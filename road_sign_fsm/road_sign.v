==> flow/design.v <==
`timescale 1ns / 1ps
module left_mode (
    input wire clk,
    input wire enable,
    input wire tick,
    input wire reset,
    output reg [3:0] led = S1
);
    localparam S1 = 4'b0000,
               S2 = 4'b0001,
               S3 = 4'b0011,
               S4 = 4'b0110,
               S5 = 4'b1100,
               S6 = 4'b1000;
    reg [3:0] next_led;
    always @(posedge clk or posedge reset) begin
        if(reset) begin
            led <= S1;
        end else if (enable && tick) begin
            if ((led == S1) || (led == S2) || (led == S3) || (led == S4) || (led == S5) || (led == S6)) begin
                led <= next_led;
            end else begin
                led <= S1;
            end
        end
    end
    always @(*) begin
        case (led)
            S1: next_led = S2;
            S2: next_led = S3;
            S3: next_led = S4;
            S4: next_led = S5;
            S5: next_led = S6;
            S6: next_led = S1;
            default: next_led = S1;
        endcase
    end
endmodule
`timescale 1ns / 1ps
module right_mode (
    input wire clk,
    input wire enable,
    input wire tick,
    input wire reset,
    output reg [3:0] led = S1
);
    localparam S1 = 4'b0000,
               S2 = 4'b1000,
               S3 = 4'b1100,
               S4 = 4'b0110,
               S5 = 4'b0011,
               S6 = 4'b0001;
    reg [3:0] next_led;
    always @(posedge clk) begin
        if(reset) begin
            led <= S1;
        end else if (enable && tick) begin
            if ((led == S1) || (led == S2) || (led == S3) || (led == S4) || (led == S5) || (led == S6)) begin
                led <= next_led;
            end else begin
                led <= S1;
            end
        end
    end
    always @(*) begin
        case (led)
            S1: next_led = S2;
            S2: next_led = S3;
            S3: next_led = S4;
            S4: next_led = S5;
            S5: next_led = S6;
            S6: next_led = S1;
            default: next_led = S1;
        endcase
    end
endmodule
`timescale 1ns / 1ps
module road_sign(
    input wire clk,       
    input wire reset,     
    input wire [3:0] btn,  
    output reg [3:0] led,  
    output reg [2:0] rgb_led  
    );
    wire left_enable, right_enable, warning_enable;
    wire [3:0] left_led, right_led, warning_led;
    reg [3:0] btn_prev;
    reg [3:0] btn_rising_edge;
    localparam integer MAX_COUNT = 62500000;
    reg [26:0] tick_counter = 0;
    reg tick = 0;
    localparam SAFE    = 3'd0,
               LEFT    = 3'd1,
               RIGHT   = 3'd2,
               WARNING = 3'd3;
    reg [2:0] mode = SAFE, next_mode;
    left_mode left_inst (
        .clk(clk),
        .enable(left_enable),
        .led(left_led),
        .tick(tick),
        .reset(reset)
    );
    right_mode right_inst (
        .clk(clk),
        .enable(right_enable),
        .led(right_led),
        .tick(tick),
        .reset(reset)
    );
    warning_mode warning_inst (
        .clk(clk),
        .enable(warning_enable),
        .led(warning_led),
        .tick(tick),
        .reset(reset)
    );
    assign left_enable    = (mode == LEFT);
    assign right_enable   = (mode == RIGHT);
    assign warning_enable = (mode == WARNING);
    always @(posedge clk or posedge reset) begin
        if (reset) begin
            tick_counter <= 0;
            tick <= 0;
        end else begin
            if (tick_counter >= MAX_COUNT - 1) begin
                tick_counter <= 0;
                tick <= 1;
            end else begin
                tick_counter <= tick_counter + 1;
                tick <= 0;
            end
        end
    end
    always @(posedge clk or posedge reset) begin
        if (reset) begin
            btn_prev <= 4'b0000;
            btn_rising_edge <= 4'b0000;
        end else begin
            btn_rising_edge <= btn & ~btn_prev;
            btn_prev <= btn;
        end
    end
    always @(posedge clk) begin
        if (reset) begin
            mode <= SAFE;
        end else begin
            mode <= next_mode;
        end 
        rgb_led <= mode;
    end
    always @(*) begin
       if (mode == SAFE) begin
        case (btn_rising_edge)
            4'b0001: next_mode = LEFT;
            4'b0010: next_mode = RIGHT;
            4'b0100: next_mode = WARNING;
            4'b1000: next_mode = SAFE;
            default: next_mode = mode;
        endcase
       end else begin
        case (btn_rising_edge) 
            4'b1000: next_mode = SAFE;
            default: next_mode = mode;
        endcase
       end
    end
    always @(*) begin
        case (mode)
            LEFT:    led = left_led;
            RIGHT:   led = right_led;
            WARNING: led = warning_led;
            default: led = 4'd0;
        endcase
    end
endmodule
`timescale 1ns / 1ps
module warning_mode (
    input wire clk,
    input wire enable,
    input wire tick,
    input wire reset,
    output reg [3:0] led = S1
);
    localparam S1 = 4'd0,
               S2 = 4'b1100,
               S3 = 4'b0011;
    reg [3:0] next_led;
    always @(posedge clk) begin
        if(reset) begin
            led <= S1;
        end else if (enable && tick) begin
            if ((led == S1) || (led == S2) || (led == S3)) begin
                led <= next_led;
            end else begin
                led <= S1;
            end
        end
    end
    always @(*) begin
        case (led)
            S1: next_led = S2;
            S2: next_led = S3;
            S3: next_led = S1;
            default: next_led = S1;
        endcase
    end
endmodule
* From RTL to reports: road_sign
The steps from the RTL of road_sign to its reports follow in flow order.
Line numbers count from 1 in the design file above.
Operators carry their Yosys type and port widths (W data, S select, Z words).
The mark n/a stands for no value.
- Top :: road_sign
- Clock input :: clk
- Library :: sky130hd
- Library corner :: tt_025C_1v80

* Word level
Counts by Yosys on the flattened word-level netlist (proc, flatten, opt, wreduce; memories kept). Register bits leave out memories and registers merged into their read ports (data or address). Print and check cells are left out. Cells with the same type and inputs are merged into one.
- $add $sub $neg :: 1
- Order comparisons :: 1
- Equal/unequal tests :: 19
- Muxes and demuxes :: 12
- Bitwise logic cells :: 2
- Reductions and logical operators :: 22
** Operators with widths (number)
- $pmux W4 S5 :: 2
- $add A27 B1 Y27 const B :: 1
- $ge A27 B26 Y1 const B :: 1
- $mux W27 :: 1
- $eq A4 B4 Y1 const B :: 6
- $eq A4 B2 Y1 const B :: 4
- $logic_or A1 B1 Y1 :: 12
- $eq A4 B1 Y1 const B :: 3
- $eq A4 B3 Y1 const B :: 3
- $logic_not A4 Y1 :: 3
- $pmux W4 S3 :: 1
- $pmux W3 S4 :: 1
- $mux W4 :: 3
- $pmux W4 S2 :: 1
- $eq A3 B2 Y1 const B :: 2
- $mux W3 :: 2
- $and A4 B4 Y4 :: 1
- $not A4 Y4 :: 1
- $reduce_bool A4 Y1 :: 1
- $logic_and A1 B1 Y1 :: 3
- $eq A3 B1 Y1 const B :: 1
- $logic_not A3 Y1 :: 1
- $reduce_and A2 Y1 :: 1
- $reduce_bool A2 Y1 :: 1
- $mux W1 :: 1
- Register bits after elaboration :: 54
- Bits of input ports :: 6
- Word-level cells :: 66

* Depth
Longest topological path by Yosys (ltp), each cell counted once; first at word level (registers and memories cut), then after technology mapping (sequential cells cut; the memories' decode and read muxes count).
- Depth in word-level cells :: 7
- ABC_AREA :: 1
- Mapped depth :: 10
- Gate-level depth less buffers :: 9

* After synthesis
The flow's flattened synthesis, as Yosys stat reports it; memories are mapped. The netlist is that of the ABC_AREA named above (0 if unset); the other value can give another one.
- Cell count :: 383
- Mapped area :: 2718.9 um2
- Area of sequential cells :: 1201.2 um2
- Flip-flop cells :: 50
- Buffers :: 3
** Cells by type
- sky130_fd_sc_hd__dfrtp_1 :: number 40, area in all 1000.96 um2
- sky130_fd_sc_hd__nand2_1 :: number 102, area in all 382.867 um2
- sky130_fd_sc_hd__nor2_1 :: number 87, area in all 326.563 um2
- sky130_fd_sc_hd__inv_1 :: number 56, area in all 210.202 um2
- sky130_fd_sc_hd__dfxtp_1 :: number 10, area in all 200.192 um2
- sky130_fd_sc_hd__xor2_1 :: number 14, area in all 122.618 um2
- sky130_fd_sc_hd__nand3_1 :: number 21, area in all 105.101 um2
- sky130_fd_sc_hd__o21ai_0 :: number 10, area in all 50.048 um2
- sky130_fd_sc_hd__o221ai_1 :: number 3, area in all 26.275 um2
- sky130_fd_sc_hd__xnor2_1 :: number 3, area in all 26.275 um2
- sky130_fd_sc_hd__a21oi_1 :: number 5, area in all 25.024 um2
- sky130_fd_sc_hd__nand4_1 :: number 4, area in all 25.024 um2
- sky130_fd_sc_hd__buf_6 :: number 2, area in all 22.522 um2
- sky130_fd_sc_hd__nor2_4 :: number 2, area in all 22.522 um2
- sky130_fd_sc_hd__nor3_1 :: number 4, area in all 20.019 um2
- sky130_fd_sc_hd__nor2_2 :: number 3, area in all 18.768 um2
- sky130_fd_sc_hd__nand3_4 :: number 1, area in all 17.517 um2
- sky130_fd_sc_hd__a211oi_1 :: number 2, area in all 15.014 um2
Other cell types: 12; their cells: 14.

* Path before layout
OpenSTA on the mapped netlist: ideal clock, no wires. The path of least setup slack (recovery checks aside). Input and output delay are each 20% of the period. Register names are those of the netlist, which keeps one name where synthesis merged equal registers.
- Path kind :: in2reg
- From :: input port reset
- To :: register right_inst.led[0]
- Period :: 3.91 ns
- Input delay :: 0.782 ns
- Setup time :: 0.077 ns
- Time at the first pin :: 0.782 ns
- Data arrival time :: 2.018 ns
- Setup slack :: 1.815 ns
- Delay of the path :: 1.313 ns
- Stages on the path :: 3
- Path buffers :: 0
- Period reached after synthesis :: 2.095 ns
"delay of the path" is the arrival time less input delay plus setup time.
"stages on the path" counts driving pins, that of a launching flip-flop among them; a cell with two outputs on the path counts twice.
"period reached after synthesis" = period - worst setup slack (recovery checks aside). The figure is calculated, with input and output delays left at 20% of the set period.
At most two assigning lines are given for a register; there are more.
- Cells stage by stage :: sky130_fd_sc_hd__inv_1 -> sky130_fd_sc_hd__o21ai_0 -> sky130_fd_sc_hd__a31oi_1
** RTL lines, path after synthesis
- start: declaration :: RTL line 80 : input wire reset,
- end: assignment :: RTL line 56 : led <= S1;
- end: assignment :: RTL line 59 : led <= next_led;
- end: declaration :: RTL line 45 : output reg [3:0] led = S1
Chain of elaborated cells between the ends: none given.

* Worst path after layout
Path of least setup slack in the final report of job 1 (OpenROAD, finished layout, wires in). Where an end is a register, its clock arrival counts in the times.
- Path kind :: reg2out
- From :: register mode[1]
- To :: output port led[3]
- Period :: 2.65 ns
- External output delay :: 0.53 ns
- Time at the first pin :: 0.30 ns
- Data arrival time :: 1.82 ns
- Setup slack :: 0.30 ns
- Stages on the path :: 6
- Path buffers :: 1
Between the ends stands the longest chain of elaborated cells between them, by number of cells; it is not shown to be the way that was timed. Of several equally long chains one is given.
A line is the first line of the expression or statement that the cell stems from. Yosys adds cells for indexed reads and writes and turns some case tables into memories.
- Cells stage by stage :: sky130_fd_sc_hd__dfxtp_1 -> sky130_fd_sc_hd__inv_1 -> sky130_fd_sc_hd__nor3_1 -> sky130_fd_sc_hd__inv_1 -> sky130_fd_sc_hd__o221ai_1 -> sky130_fd_sc_hd__clkdlybuf4s50_1
- Length of the longest elaborated chain :: 2
** RTL lines, path after layout
- start: declaration :: RTL line 96 : reg [2:0] mode = SAFE, next_mode;
- start: assignment :: RTL line 146 : mode <= SAFE;
- start: assignment :: RTL line 148 : mode <= next_mode;
- $eq A3 B2 Y1 :: RTL line 169 : case (mode)
- $pmux W4 S3 :: RTL line 169
- end: declaration :: RTL line 82 : output reg [3:0] led,

# Flow runs of road_sign

Module road_sign, platform sky130hd: 2 stored runs of the flow (Yosys, OpenROAD) with differing settings, in no particular order. Input and output delays are each 20% of the period that was set; the output load is 0.01 pF.
"achieved clock period" means the clock period less the worst setup slack. The figure is calculated, with input and output delays left at 20% of the set period.
"allowed time less slack (worst setup path)": the worst setup path's part of the clock period (all of it between registers, 20% less for each end at a port) less its slack. A launch clock that arrives late makes it longer, a capture clock that arrives late makes it shorter.
"total power of the final layout" rests on the timing tool's default activity at the inputs, not on a simulated workload.

** Job 1
- Settings :: period_ns=2.65; CORE_UTILIZATION=45; PLACE_DENSITY_LB_ADDON=0.28; CORE_ASPECT_RATIO=1.46; CORE_MARGIN=5; TNS_END_PERCENT=40; ABC_AREA=1; GPL_TIMING_DRIVEN=0; GPL_ROUTABILITY_DRIVEN=1; MIN_ROUTING_LAYER=met1; MAX_ROUTING_LAYER=met4; CAP_MARGIN=20; SLEW_MARGIN=20
- Worst hold slack :: 0.405 ns
- Total die area :: 7724.4 um2
- Standard-cell area of the final layout :: 3037.9 um2
- Total negative slack on setup checks :: 0.000 ns
- Yosys chip area after synthesis :: 2718.9 um2
- Total power of the final layout :: 1452 µW
- Utilization of the finished layout :: 51.4%
- Achieved clock period :: 2.352 ns
- Allowed time less slack (worst setup path) :: 1.82 ns
- Critical path kind :: reg2out
- Setup slack of the worst path :: 0.298 ns

** Job 2
- Settings :: period_ns=1.78; CORE_UTILIZATION=30; SETUP_SLACK_MARGIN=-0.15; PLACE_DENSITY_LB_ADDON=0.22; GPL_ROUTABILITY_DRIVEN=0; CAP_MARGIN=20; CORE_MARGIN=2; SLEW_MARGIN=20
- Worst hold slack :: 0.386 ns
- Total die area :: 8979.5 um2
- Standard-cell area of the final layout :: 3128.0 um2
- Total negative slack on setup checks :: -1.751 ns
- Yosys chip area after synthesis :: 2471.1 um2
- Total power of the final layout :: 2246 µW
- Utilization of the finished layout :: 38.7%
- Achieved clock period :: 1.942 ns
- Allowed time less slack (worst setup path) :: 1.94 ns
- Critical path kind :: reg2reg
- Setup slack of the worst path :: -0.162 ns
