==> flow/design.v <==
`timescale 1ns / 1ps
module LFSR(
    input wire clk,
    input wire [5:0] seed,
    input wire reset,
    output wire [5:0] lfsr
);
    reg [5:0] lfsr_reg;
    reg [5:0] seed_reg;
    reg [0:7] counter;
    reg hold;
    wire feedback = lfsr_reg[5] ^ lfsr_reg[4] ^ lfsr_reg[2];
    always @(posedge clk) begin
        if (reset) begin
            lfsr_reg <= seed;
            seed_reg <= seed;
            hold <= 0;
            counter <= 0;
        end else begin
            if (seed != seed_reg) begin
                lfsr_reg <= seed;
                seed_reg <= seed;
                hold <= 0;
                counter <= 0;
            end else if (!hold) begin
                lfsr_reg <= {lfsr_reg[4:0], feedback};
                counter <= counter + 1;
                if ({lfsr_reg[4:0], feedback} == seed_reg) begin
                    hold <= 1; 
                end
            end
        end
    end
    assign lfsr = lfsr_reg;
endmodule
Step by step through the tools: LFSR --
What the tools print for LFSR, step after step. Lines are those of the file above, counted from 1. Operators: Yosys type, input widths -> output width; for muxes data width and select width s. Cell names lack the library's common part. Not given: n/a
Design: top LFSR, clock port clk, library sky130hd, corner tt_025C_1v80

After elaboration --
Counts by Yosys on the flattened word-level netlist (proc, flatten, opt, wreduce; memories kept). Register bits leave out memories and registers merged into their read ports (data or address). Print and check cells are left out.
Bit counts: bits in registers 13, elaborated cells 17, input port bits 8, output and inout bits 6
Operators by class: reductions and logical operators 2, muxes and demuxes 7, equal/unequal tests 3, bitwise operators 2
Operator list (count):
- $mux 6 | 5
- $eq 6x6->1 | 1
- $ne 6x6->1 | 1
- $ne 3x2->1 const B | 1
- $xor 1x1->1 | 2
- $reduce_bool 2->1 | 1
- $reduce_or 2->1 | 1
- $mux 1 | 2

Depth --
Depth = most cells in a row (Yosys ltp): at word level without a register or memory, in the mapped netlist without a sequential cell, where the memories' decode and read muxes count.
Logic depth: depth in word-level cells 5, ABC_AREA 1, mapped depth 9, depth with buffers taken out 9

After synthesis --
The flow's flattened synthesis, as Yosys stat reports it; memories are mapped. The netlist is that of the ABC_AREA named above (0 if unset); the other value can give another one. Totals and module areas in this step are rounded.
Mapped netlist: flip-flop cells 13, cell area after synthesis 719 um^2, buffers 1, area of sequential cells 380 um^2, standard cells after synthesis 90
Cell types (count):
- edfxtp_1 | 12
- nand2_1 | 38
- inv_1 | 18
- o21ai_0 | 6
- xnor2_1 | 3
- dfxtp_1 | 1
- nand3_1 | 4
- nor2_1 | 4
- buf_6 | 1
- nor2_4 | 1
- nand3_2 | 1
- a21oi_1 | 1

Path before layout --
Source: OpenSTA report_checks on the synthesized netlist (no wires, ideal clock, input and output delay 20% of the period each), path of least setup slack; recovery checks are left aside. Register names are those of the netlist, which keeps one name where synthesis merged equal registers.
Timing after synthesis: kind input to register, start input seed[2], end register seed_reg[0], path slack 0.704 ns, clock period 2.03 ns, data required time 1.716 ns, path buffers 1, arrival time 1.012 ns, stages 8, path delay 0.920 ns, synthesis period reached 1.326 ns
"path delay" = arrival - input delay + setup time. "stages" counts driving pins, that of a launching flip-flop among them; a cell with two outputs on the path counts twice. "synthesis period reached" is the clock period less the worst setup slack; recovery checks do not enter. This is arithmetic on one report: input and output delays are still those of the set period (20% each). Between the ends stands the longest chain of elaborated cells between them, by number of cells; it is not shown to be the way that was timed. Of several equally long chains one is given. Each line given opens the expression or statement behind the cell; cells for indexed reads and writes are added by Yosys, which also makes memories of some case tables. The path ends at the enable pin of a flip-flop; only ways to that pin are counted.
On the way, after synthesis: cell sequence inv_1 -> nand2_1 -> nand2_1 -> nor2_1 -> nand2_1 -> nor2_4 -> buf_6 -> inv_1, cells in the longest elaborated chain 2
Ends and longest elaborated chain, after synthesis:
- start, declared | RTL line 4 | input wire [5:0] seed,
- $ne 6x6->1 | RTL line 20 | if (seed != seed_reg) begin
- $reduce_bool 2->1
- end, assigned | RTL line 16 | seed_reg <= seed;
- end, assigned | RTL line 22 | seed_reg <= seed;
- end, declared | RTL line 9 | reg [5:0] seed_reg;

Timing after layout --
Path of least setup slack in the final report of run 1 (OpenROAD, finished layout, wires in). Where an end is a register, its clock arrival counts in the times.
Timing post-layout: kind input to register, start input seed[1], end register seed_reg[1], clock period 2.66 ns, arrival time 1.90 ns, data required time 2.66 ns, stages 8, path slack 0.76 ns, path buffers 1
Between the ends stands the longest chain of elaborated cells between them, by number of cells; it is not shown to be the way that was timed. Of several equally long chains one is given. The path ends at the enable pin of a flip-flop; only ways to that pin are counted.
On the way, post-layout: cell sequence clkdlybuf4s50_1 -> inv_1 -> nand2_1 -> nand2_1 -> nor2_1 -> nand2_1 -> nor2_4 -> inv_1, cells in the longest elaborated chain 2
Ends and longest elaborated chain, post-layout:
- start, declared | RTL line 4 | input wire [5:0] seed,
- $ne 6x6->1 | RTL line 20 | if (seed != seed_reg) begin
- $reduce_bool 2->1
- end, assigned | RTL line 16 | seed_reg <= seed;
- end, assigned | RTL line 22 | seed_reg <= seed;
- end, declared | RTL line 9 | reg [5:0] seed_reg;

Add stored flow runs of LFSR

Settings and measured results of 2 stored flow runs for module LFSR (sky130hd), not sorted in any way. The constraints put input and output delay at 20% of the set period each and load the outputs with 0.01 pF.
"clock period reached" = clock period - worst setup slack. The figure is calculated, with input and output delays left at 20% of the set period.
By "total power of the final layout" is meant OpenSTA's value without simulated activity: inputs other than the clock are taken to toggle once in ten clock periods, and the tool carries that through the logic.
Measured values are rounded.

[run 1] flow files
==> flow/run.sh <==
#!/bin/bash
# the make line also repeats the synthesis and layout settings of config.mk as NAME=value (left out here)
make -C /OpenROAD-flow-scripts/flow DESIGN_CONFIG=/design/flow/config.mk WORK_HOME=/design/flow/orfs CLKGATE_MAP_FILE= finish
==> flow/config.mk <==
export PLATFORM = sky130hd
export DESIGN_NAME = LFSR
export DESIGN_NICKNAME = LFSR
export VERILOG_FILES = /design/flow/design.v
export SDC_FILE = /design/flow/constraint.sdc
export NUM_CORES = 4
export LEC_CHECK = 0
export ABC_AREA = 1
export CAP_MARGIN = 5
export CELL_PAD_IN_SITES_DETAIL_PLACEMENT = 1
export CELL_PAD_IN_SITES_GLOBAL_PLACEMENT = 2
export CORE_MARGIN = 2
export CORE_UTILIZATION = 33
export CTS_CLUSTER_DIAMETER = 325
export HOLD_SLACK_MARGIN = 0.23
export MIN_ROUTING_LAYER = met1
export PLACE_DENSITY_LB_ADDON = 0.3
export SETUP_SLACK_MARGIN = 0.64
export SLEW_MARGIN = 20
export TNS_END_PERCENT = 40
==> flow/constraint.sdc <==
create_clock -name core_clock -period 2.66 [get_ports {clk}]
set_input_delay 0.5320 -clock core_clock [delete_from_list [all_inputs] [get_ports {clk}]]
set_output_delay 0.5320 -clock core_clock [all_outputs]
set_load 0.01 [all_outputs]

[run 1] result: total negative setup slack 0.000 ns; overall die area 2570 um^2; clock period reached 1.901 ns; standard-cell area after layout 901 um^2; total power of the final layout 0.000431 W; area of the synthesized netlist 719 um^2; lowest setup slack 0.759 ns

[run 2] flow files
==> flow/run.sh <==
#!/bin/bash
# the make line also repeats the synthesis and layout settings of config.mk as NAME=value (left out here)
make -C /OpenROAD-flow-scripts/flow DESIGN_CONFIG=/design/flow/config.mk WORK_HOME=/design/flow/orfs CLKGATE_MAP_FILE= finish
==> flow/config.mk <==
export PLATFORM = sky130hd
export DESIGN_NAME = LFSR
export DESIGN_NICKNAME = LFSR
export VERILOG_FILES = /design/flow/design.v
export SDC_FILE = /design/flow/constraint.sdc
export NUM_CORES = 4
export LEC_CHECK = 0
export ABC_AREA = 1
export CAP_MARGIN = 20
export CELL_PAD_IN_SITES_GLOBAL_PLACEMENT = 3
export CORE_ASPECT_RATIO = 1.43
export CORE_MARGIN = 2
export CORE_UTILIZATION = 18
export CTS_CLUSTER_SIZE = 42
export GPL_TIMING_DRIVEN = 1
export PLACE_DENSITY = 0.79
export SETUP_SLACK_MARGIN = 0.55
export SLEW_MARGIN = 20
==> flow/constraint.sdc <==
create_clock -name core_clock -period 2.04 [get_ports {clk}]
set_input_delay 0.4080 -clock core_clock [delete_from_list [all_inputs] [get_ports {clk}]]
set_output_delay 0.4080 -clock core_clock [all_outputs]
set_load 0.01 [all_outputs]

[run 2] result: total negative setup slack 0.000 ns; overall die area 4530 um^2; clock period reached 1.472 ns; standard-cell area after layout 1070 um^2; total power of the final layout 0.000651 W; area of the synthesized netlist 719 um^2; lowest setup slack 0.568 ns
